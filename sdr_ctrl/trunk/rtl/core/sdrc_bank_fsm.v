==> flow/design.v <==
module sdrc_bank_fsm (clk,
		     reset_n,
		     r2b_req,	    
		     r2b_req_id,    
		     r2b_start,	    
		     r2b_last,	    
		     r2b_wrap,
		     r2b_raddr,	    
		     r2b_caddr,	    
		     r2b_len,	    
		     r2b_write,	    
		     b2r_ack,
                     sdr_dma_last,
		     b2x_req,	    
		     b2x_start,	    
		     b2x_last,	    
		     b2x_wrap,
		     b2x_id,	    
		     b2x_addr,	    
		     b2x_len,	    
		     b2x_cmd,	    
		     x2b_ack,	    
		     tras_ok,       
		     xfr_ok,
		     x2b_refresh,   
		     x2b_pre_ok,    
		     x2b_act_ok,    
		     x2b_rdok,	    
		     x2b_wrok,	    
		     bank_row,
		     tras_delay,    
		     trp_delay,	    
		     trcd_delay);   
parameter  SDR_DW   = 16;   
parameter  SDR_BW   = 2;    
   input                        clk, reset_n;
   input 			r2b_req, r2b_start, r2b_last,
				r2b_write, r2b_wrap;
   input [4-1:0] 	r2b_req_id;
   input [12:0] 		r2b_raddr;
   input [12:0] 		r2b_caddr;
   input [(1'b0 == 1'b0) ? 6 : 12-1:0] 	r2b_len;
   output 			b2r_ack;
   input                        sdr_dma_last;
   output 			b2x_req, b2x_start, b2x_last,
				tras_ok, b2x_wrap;
   output [4-1:0] 	b2x_id;
   output [12:0] 		b2x_addr;
   output [(1'b0 == 1'b0) ? 6 : 12-1:0] 	b2x_len;
   output [1:0] 		b2x_cmd;
   input 			x2b_ack;
   input 			x2b_refresh, x2b_act_ok, x2b_rdok,
				x2b_wrok, x2b_pre_ok, xfr_ok;
   input [3:0] 			tras_delay, trp_delay, trcd_delay;
   output [12:0] 			bank_row;
   reg [2:0] 			bank_st, next_bank_st;
   wire 			b2x_start, b2x_last;
   reg 				l_start, l_last;
   reg 				b2x_req, b2r_ack;
   wire [4-1:0] 	b2x_id;
   reg [4-1:0] 	l_id;
   reg [12:0] 			b2x_addr;
   reg [(1'b0 == 1'b0) ? 6 : 12-1:0] 	l_len;
   wire [(1'b0 == 1'b0) ? 6 : 12-1:0] 	b2x_len;
   reg [1:0] 			b2x_cmd_t;
   reg  			bank_valid;
   reg [12:0] 			bank_row;
   reg [3:0] 			tras_cntr, timer0;
   reg 				l_wrap, l_write;
   wire 			b2x_wrap;
   reg [12:0] 			l_raddr;
   reg [12:0] 			l_caddr;
   reg                          l_sdr_dma_last;
   reg                          bank_prech_page_closed;
   wire  			tras_ok_internal, tras_ok, activate_bank;
   wire 			page_hit, timer0_tc_t, ld_trp, ld_trcd;
   reg	x2b_wrok_r, xfr_ok_r , x2b_rdok_r;
   reg [1:0] b2x_cmd_r,timer0_tc_r,tras_ok_r,x2b_pre_ok_r,x2b_act_ok_r;
   always @ (posedge clk)
      if (~reset_n) begin
	 x2b_wrok_r <= 1'b0;
	 xfr_ok_r   <= 1'b0;
	 x2b_rdok_r <= 1'b0;
	 b2x_cmd_r  <= 2'b0;
	 timer0_tc_r  <= 1'b0;
	 tras_ok_r    <= 1'b0;
	 x2b_pre_ok_r <= 1'b0;
	 x2b_act_ok_r <= 1'b0;
      end
      else begin
	 x2b_wrok_r <= x2b_wrok;
	 xfr_ok_r   <= xfr_ok;
	 x2b_rdok_r <= x2b_rdok;
	 b2x_cmd_r  <= b2x_cmd_t;
	 timer0_tc_r <= (ld_trp | ld_trcd) ? 1'b0 : timer0_tc_t;
	 tras_ok_r   <= tras_ok_internal;
	 x2b_pre_ok_r  <= x2b_pre_ok;
	 x2b_act_ok_r  <= x2b_act_ok;
      end
 wire  x2b_wrok_t     = (1'b0 == 1'b0) ? x2b_wrok_r : x2b_wrok;
 wire  xfr_ok_t       = (1'b0 == 1'b0) ? xfr_ok_r : xfr_ok;
 wire  x2b_rdok_t     = (1'b0 == 1'b0) ? x2b_rdok_r : x2b_rdok;
 wire [1:0] b2x_cmd   = (1'b0 == 1'b0) ? b2x_cmd_r : b2x_cmd_t;
 wire  timer0_tc      = (1'b0 == 1'b0) ? timer0_tc_r : timer0_tc_t;
 assign  tras_ok      = (1'b0 == 1'b0) ? tras_ok_r : tras_ok_internal;
 wire  x2b_pre_ok_t   = (1'b0 == 1'b0) ? x2b_pre_ok_r : x2b_pre_ok;
 wire  x2b_act_ok_t   = (1'b0 == 1'b0) ? x2b_act_ok_r : x2b_act_ok;
   always @ (posedge clk)
      if (~reset_n) begin
	 bank_valid <= 1'b0;
	 tras_cntr <= 4'b0;
	 timer0 <= 4'b0;
	 bank_st <= 3'b000;
      end  
      else begin
	 bank_valid <= (x2b_refresh || bank_prech_page_closed) ? 1'b0 :   
		       (activate_bank) ? 1'b1 : bank_valid;
	 tras_cntr <= (activate_bank) ? tras_delay :
		      (~tras_ok_internal) ? tras_cntr - 4'b1 : 4'b0;
	 timer0 <= (ld_trp) ? trp_delay :
		   (ld_trcd) ? trcd_delay :
		   (timer0 != 'h0) ? timer0 - 4'b1 : timer0;
	 bank_st <= next_bank_st;
      end  
   always @ (posedge clk) begin 
      bank_row <= (bank_st == 3'b010) ? b2x_addr : bank_row;
      if (~reset_n) begin
	 l_start <= 1'b0;
	 l_last <= 1'b0;
	 l_id <= 1'b0;
	 l_len <= 1'b0;
	 l_wrap <= 1'b0;
	 l_write <= 1'b0;
	 l_raddr <= 1'b0;
	 l_caddr <= 1'b0;
         l_sdr_dma_last <= 1'b0;
      end
      else begin
        if (b2r_ack) begin
  	   l_start <= r2b_start;
  	   l_last <= r2b_last;
  	   l_id <= r2b_req_id;
  	   l_len <= r2b_len;
  	   l_wrap <= r2b_wrap;
  	   l_write <= r2b_write;
  	   l_raddr <= r2b_raddr;
  	   l_caddr <= r2b_caddr;
           l_sdr_dma_last <= sdr_dma_last;
        end  
      end
   end  
   assign tras_ok_internal = ~|tras_cntr;
   assign activate_bank = (b2x_cmd == 2'b01) & x2b_ack;
   assign page_hit = (r2b_raddr == bank_row) ? bank_valid : 1'b0;     
   assign timer0_tc_t = ~|timer0;
   assign ld_trp = (b2x_cmd == 2'b00) ? x2b_ack : 1'b0;
   assign ld_trcd = (b2x_cmd == 2'b01) ? x2b_ack : 1'b0;
   always @ (*) begin
       bank_prech_page_closed = 1'b0;
       b2x_req = 1'b0;
       b2x_cmd_t = 2'bx;
       b2r_ack = 1'b0;
       b2x_addr = 13'bx;
       next_bank_st = bank_st;
      case (bank_st)
	3'b000 : begin
		if(1'b0 == 1'b0) begin  
	             if (~r2b_req) begin
	                next_bank_st = 3'b000;
	             end  
	             else if (page_hit) begin 
	                b2r_ack = 1'b1;
	                b2x_cmd_t = (r2b_write) ? 2'b11 : 2'b10;
	                next_bank_st = 3'b011;  
	             end  
	             else begin   
	                b2r_ack = 1'b1;
	                b2x_cmd_t = 2'b00;
	                next_bank_st = 3'b001;   
	             end  
		end else begin  
	             if (~r2b_req) begin
                        bank_prech_page_closed = 1'b0;
	                b2x_req = 1'b0;
	                b2x_cmd_t = 2'bx;
	                b2r_ack = 1'b0;
	                b2x_addr = 13'bx;
	                next_bank_st = 3'b000;
	             end  
	             else if (page_hit) begin 
	                b2x_req = (r2b_write) ? x2b_wrok_t & xfr_ok_t : 
			                       x2b_rdok_t & xfr_ok_t;
	                b2x_cmd_t = (r2b_write) ? 2'b11 : 2'b10;
	                b2r_ack = 1'b1;
	                b2x_addr = r2b_caddr;
	                next_bank_st = (x2b_ack) ? 3'b000 : 3'b011;   
	             end  
	             else begin   
	                b2x_req = tras_ok & x2b_pre_ok_t;
	                b2x_cmd_t = 2'b00;
	                b2r_ack = 1'b1;
	                b2x_addr = r2b_raddr & 13'hBFF;	    
	                next_bank_st = (l_sdr_dma_last) ? 3'b001 : (x2b_ack) ? 3'b010 : 3'b001;   
	             end  
	        end
	end  
	3'b001 : begin
	   b2x_req = tras_ok & x2b_pre_ok_t;
	   b2x_cmd_t = 2'b00;
	   b2r_ack = 1'b0;
	   b2x_addr = l_raddr & 13'hBFF;	    
           bank_prech_page_closed = 1'b0;
	   next_bank_st = (x2b_ack) ? 3'b010 : 3'b001;
	end  
	3'b010 : begin
	   b2x_req = timer0_tc & x2b_act_ok_t;
	   b2x_cmd_t = 2'b01;
	   b2r_ack = 1'b0;
	   b2x_addr = l_raddr;
           bank_prech_page_closed = 1'b0;
	   next_bank_st = (x2b_ack) ? 3'b011 : 3'b010;
	end  
	3'b011 : begin
	   b2x_req = (l_write) ? timer0_tc & x2b_wrok_t & xfr_ok_t :
		     timer0_tc & x2b_rdok_t & xfr_ok_t; 
	   b2x_cmd_t = (l_write) ? 2'b11 : 2'b10;
	   b2r_ack = 1'b0;
	   b2x_addr = l_caddr;
           bank_prech_page_closed = 1'b0;
	   next_bank_st = (x2b_refresh) ? 3'b010 : 
                          (x2b_ack & l_sdr_dma_last) ? 3'b100 :
			  (x2b_ack) ? 3'b000 : 3'b011;
	end  
        3'b100 : begin
	   b2x_req = tras_ok & x2b_pre_ok_t;
	   b2x_cmd_t = 2'b00;
	   b2r_ack = 1'b0;
	   b2x_addr = l_raddr & 13'hBFF;	    
           bank_prech_page_closed = 1'b1;
	   next_bank_st = (x2b_ack) ? 3'b000 : 3'b100;
	end  
      endcase  
   end  
   assign b2x_start = (bank_st == 3'b000) ? r2b_start : l_start;
   assign b2x_last = (bank_st == 3'b000) ? r2b_last : l_last;
   assign b2x_id = (bank_st == 3'b000) ? r2b_req_id : l_id;
   assign b2x_len = (bank_st == 3'b000) ? r2b_len : l_len;
   assign b2x_wrap = (bank_st == 3'b000) ? r2b_wrap : l_wrap;
endmodule  
# Tool chain data of sdrc_bank_fsm
# What the tools print for sdrc_bank_fsm, step after step.
# Line numbers count from 1 in the design file above.
# Library cell names are shortened.
# The mark -- stands for no value.
# setup
design	sdrc_bank_fsm
clock_port	clk
library	sky130hd
corner	tt_025C_1v80

# Elaborated design
# Source: Yosys, flattened and elaborated, memories not mapped. Widths are those after wreduce. Registers that Yosys merges into a memory's read port (data or address) are not register bits. Print and check cells do not count.
# word_totals
ff_bits	76
elab_cells	86
out_inout_bits	45
input_bits	64
# classes
n_reduce_logical	13
addsub	2
muxes	33
eq_ne	6
n_logic	10
# ops
cell	count
13-bit case mux with 3-bit select	1
4-bit two-way mux	6
3-bit case mux with 5-bit select	1
13-bit equality test	1
1-bit two-way mux	13
2-bit two-way mux	6
3-bit two-way mux	3
1-bit bitwise AND	8
4-bit by 1-bit subtractor with 4-bit output with constant B	2
4-bit OR reduction	2
2-bit case mux with 4-bit select	1
7-bit two-way mux	1
2-bit OR reduction	3
3-bit by 2-bit equality test with 1-bit output with constant B	2
5-bit nonzero test	1
4-bit nonzero test	1
3-bit by 1-bit equality test with 1-bit output with constant B	1
3-bit equality test with constant B	1
3-bit zero test	1
3-bit nonzero test	1
1-bit case mux with 3-bit select	1
1-bit zero test	2
2-bit by 1-bit equality test with 1-bit output with constant B	1
2-bit zero test	1
1-bit bitwise OR	1
1-bit logical OR	1
1-bit inverter	1

# Logic depth
# Depth = most cells in a row (Yosys ltp): at word level without a register or memory, in the mapped netlist without a sequential cell, where the memories' decode and read muxes count.
# depth
word_depth	5
ABC_AREA	0
ltp_mapped	6

# Mapped cells and area
# The flow's flattened synthesis, as Yosys stat reports it; memories are mapped. The netlist is that of the ABC_AREA named above (0 if unset); the other value can give another one.
# The area totals of this step are shown rounded.
# by_type
cell_type	count
dfxtp_1	65
edfxtp_1	13
nand2_1	102
a21oi_1	49
mux2_2	15
xnor2_1	14
a22o_1	11
mux2i_1	6
clkbuf_1	14
a211oi_1	6
buf_2	8
and2_1	6
nor2_1	10
o21ai_0	7
nor3b_1	3
nand2b_1	3
nand4_1	3
nand4b_1	2
# Not listed: further types 18, cells in them 24.
# synth_totals
buffers	23
yosys_area_um2	3252
ff_cells	78
sequential_area_um2	1692
cells	361

# Worst setup path after synthesis
# Path of least setup slack by OpenSTA after synthesis, without wires, with an ideal clock, recovery checks aside; 20% of the period is set as input and as output delay. Where synthesis merged equal registers, the netlist keeps one of their names.
# synth_timing
path_type	reg2reg
startpoint	reg bank_row[5]
endpoint	reg bank_st
period_ns	1.6
n_path_buf	0
path_slack_ns	0.046
stages	5
delay_ns	1.555
arrival_time_ns	1.439
period_less_setup_slack_ns	1.554
# "delay_ns" = arrival - input delay + setup time.
# "stages": output pins that drive a net of the path, with the launching flip-flop's if there is one; two outputs of one cell count as two.
# "period_less_setup_slack_ns" = period - worst setup slack (recovery checks aside). The figure is calculated, with input and output delays left at 20% of the set period.
# An end named without its bit number is one bit of that signal or, where synthesis recoded a state register, one of its new flip-flops.
# Between the ends stands the longest chain of elaborated cells between them, by number of cells; it is not shown to be the way that was timed. Of several equally long chains one is given.
# A line is the first line of the expression or statement that the cell stems from. Yosys adds cells for indexed reads and writes and turns some case tables into memories.
# synth_via
cell_sequence	edfxtp_1 > xnor2_1 > nand4_1 > or4_4 > a31o_1
elab_chain_cells	5
cone_cells	5
classes_between	eq/ne (1); mux (4)
# synth_rtl
element	line_no	text
start, declared	55	output [12:0] bank_row;
start, assigned	126	bank_row <= (bank_st == 3'b010) ? b2x_addr : bank_row;
13-bit equality test	154	assign page_hit = (r2b_raddr == bank_row) ? bank_valid : 1'b0;
1-bit two-way mux	154
2-bit two-way mux	171	else if (page_hit) begin
2-bit two-way mux	168	if (~r2b_req) begin
3-bit case mux with 5-bit select	165	case (bank_st)
end, assigned	113	bank_st <= 3'b000;
end, assigned	123	bank_st <= next_bank_st;
end, declared	56	reg [2:0] bank_st, next_bank_st;

# Path in the finished layout
# From the final timing report of run 1: the path of least setup slack in the routed layout; clock arrival at registers is part of the times.
# layout_timing
path_type	reg2out
startpoint	reg bank_st
endpoint	out b2x_addr[4]
output_delay_ns	0.63
n_path_buf	2
path_slack_ns	0.35
arrival_time_ns	2.16
period_ns	3.14
stages	6
# An end named without its bit number is one bit of that signal or, where synthesis recoded a state register, one of its new flip-flops.
# layout_via
cell_sequence	dfxtp_1 > nor2_1 > buf_4 > nand2_1 > a22o_1 > clkdlybuf4s50_1
# layout_rtl
element	line_no	text
start, declared	56	reg [2:0] bank_st, next_bank_st;
start, assigned	113	bank_st <= 3'b000;
start, assigned	123	bank_st <= next_bank_st;
end, declared	48	output [12:0] b2x_addr;
# Chain of elaborated cells between the ends: none given.

sdrc_bank_fsm through Yosys and OpenROAD on sky130hd: 2 stored runs, unordered, with their settings and measured results. The constraints put input and output delay at 20% of the set period each and load the outputs with 0.01 pF.
"final_power_mw" is the tool's figure for a default switching activity; nothing was simulated.
Results are given in rounded form.

Run 1, flow files:
==> flow/run.sh <==
#!/bin/bash
# the make line also repeats the synthesis and layout settings of config.mk as NAME=value (left out here)
make -C /OpenROAD-flow-scripts/flow DESIGN_CONFIG=/design/flow/config.mk WORK_HOME=/design/flow/orfs CLKGATE_MAP_FILE= finish
==> flow/config.mk <==
export PLATFORM = sky130hd
export DESIGN_NAME = sdrc_bank_fsm
export DESIGN_NICKNAME = sdrc_bank_fsm
export VERILOG_FILES = /design/flow/design.v
export SDC_FILE = /design/flow/constraint.sdc
export NUM_CORES = 4
export LEC_CHECK = 0
export CAP_MARGIN = 20
export CORE_MARGIN = 2
export CORE_UTILIZATION = 32
export MAX_ROUTING_LAYER = met5
export MIN_ROUTING_LAYER = met2
export PLACE_DENSITY = 0.59
export SLEW_MARGIN = 15
export TNS_END_PERCENT = 75
==> flow/constraint.sdc <==
create_clock -name core_clock -period 3.14 [get_ports {clk}]
set_input_delay 0.6280 -clock core_clock [delete_from_list [all_inputs] [get_ports {clk}]]
set_output_delay 0.6280 -clock core_clock [all_outputs]
set_load 0.01 [all_outputs]

==> results of run 1, as CSV <==
result,value
yosys.chip_area_um2,3252
layout_utilization_frac,0.475
holdWs_ns,0.453
die_area_um2,10980
fin_ws_ns,0.354
final_power_mw,2.191
stdcell_area_um2,4659

Run 2, flow files:
==> flow/run.sh <==
#!/bin/bash
# the make line also repeats the synthesis and layout settings of config.mk as NAME=value (left out here)
make -C /OpenROAD-flow-scripts/flow DESIGN_CONFIG=/design/flow/config.mk WORK_HOME=/design/flow/orfs CLKGATE_MAP_FILE= finish
==> flow/config.mk <==
export PLATFORM = sky130hd
export DESIGN_NAME = sdrc_bank_fsm
export DESIGN_NICKNAME = sdrc_bank_fsm
export VERILOG_FILES = /design/flow/design.v
export SDC_FILE = /design/flow/constraint.sdc
export NUM_CORES = 4
export LEC_CHECK = 0
export CAP_MARGIN = 20
export CELL_PAD_IN_SITES_DETAIL_PLACEMENT = 2
export CORE_MARGIN = 2
export CORE_UTILIZATION = 26
export CTS_CLUSTER_SIZE = 72
export GPL_ROUTABILITY_DRIVEN = 0
export PLACE_DENSITY_LB_ADDON = 0.29
export SLEW_MARGIN = 30
==> flow/constraint.sdc <==
create_clock -name core_clock -period 3.1 [get_ports {clk}]
set_input_delay 0.6200 -clock core_clock [delete_from_list [all_inputs] [get_ports {clk}]]
set_output_delay 0.6200 -clock core_clock [all_outputs]
set_load 0.01 [all_outputs]

==> results of run 2, as CSV <==
result,value
yosys.chip_area_um2,3252
layout_utilization_frac,0.403
holdWs_ns,0.456
die_area_um2,13420
fin_ws_ns,0.393
final_power_mw,2.714
stdcell_area_um2,4877
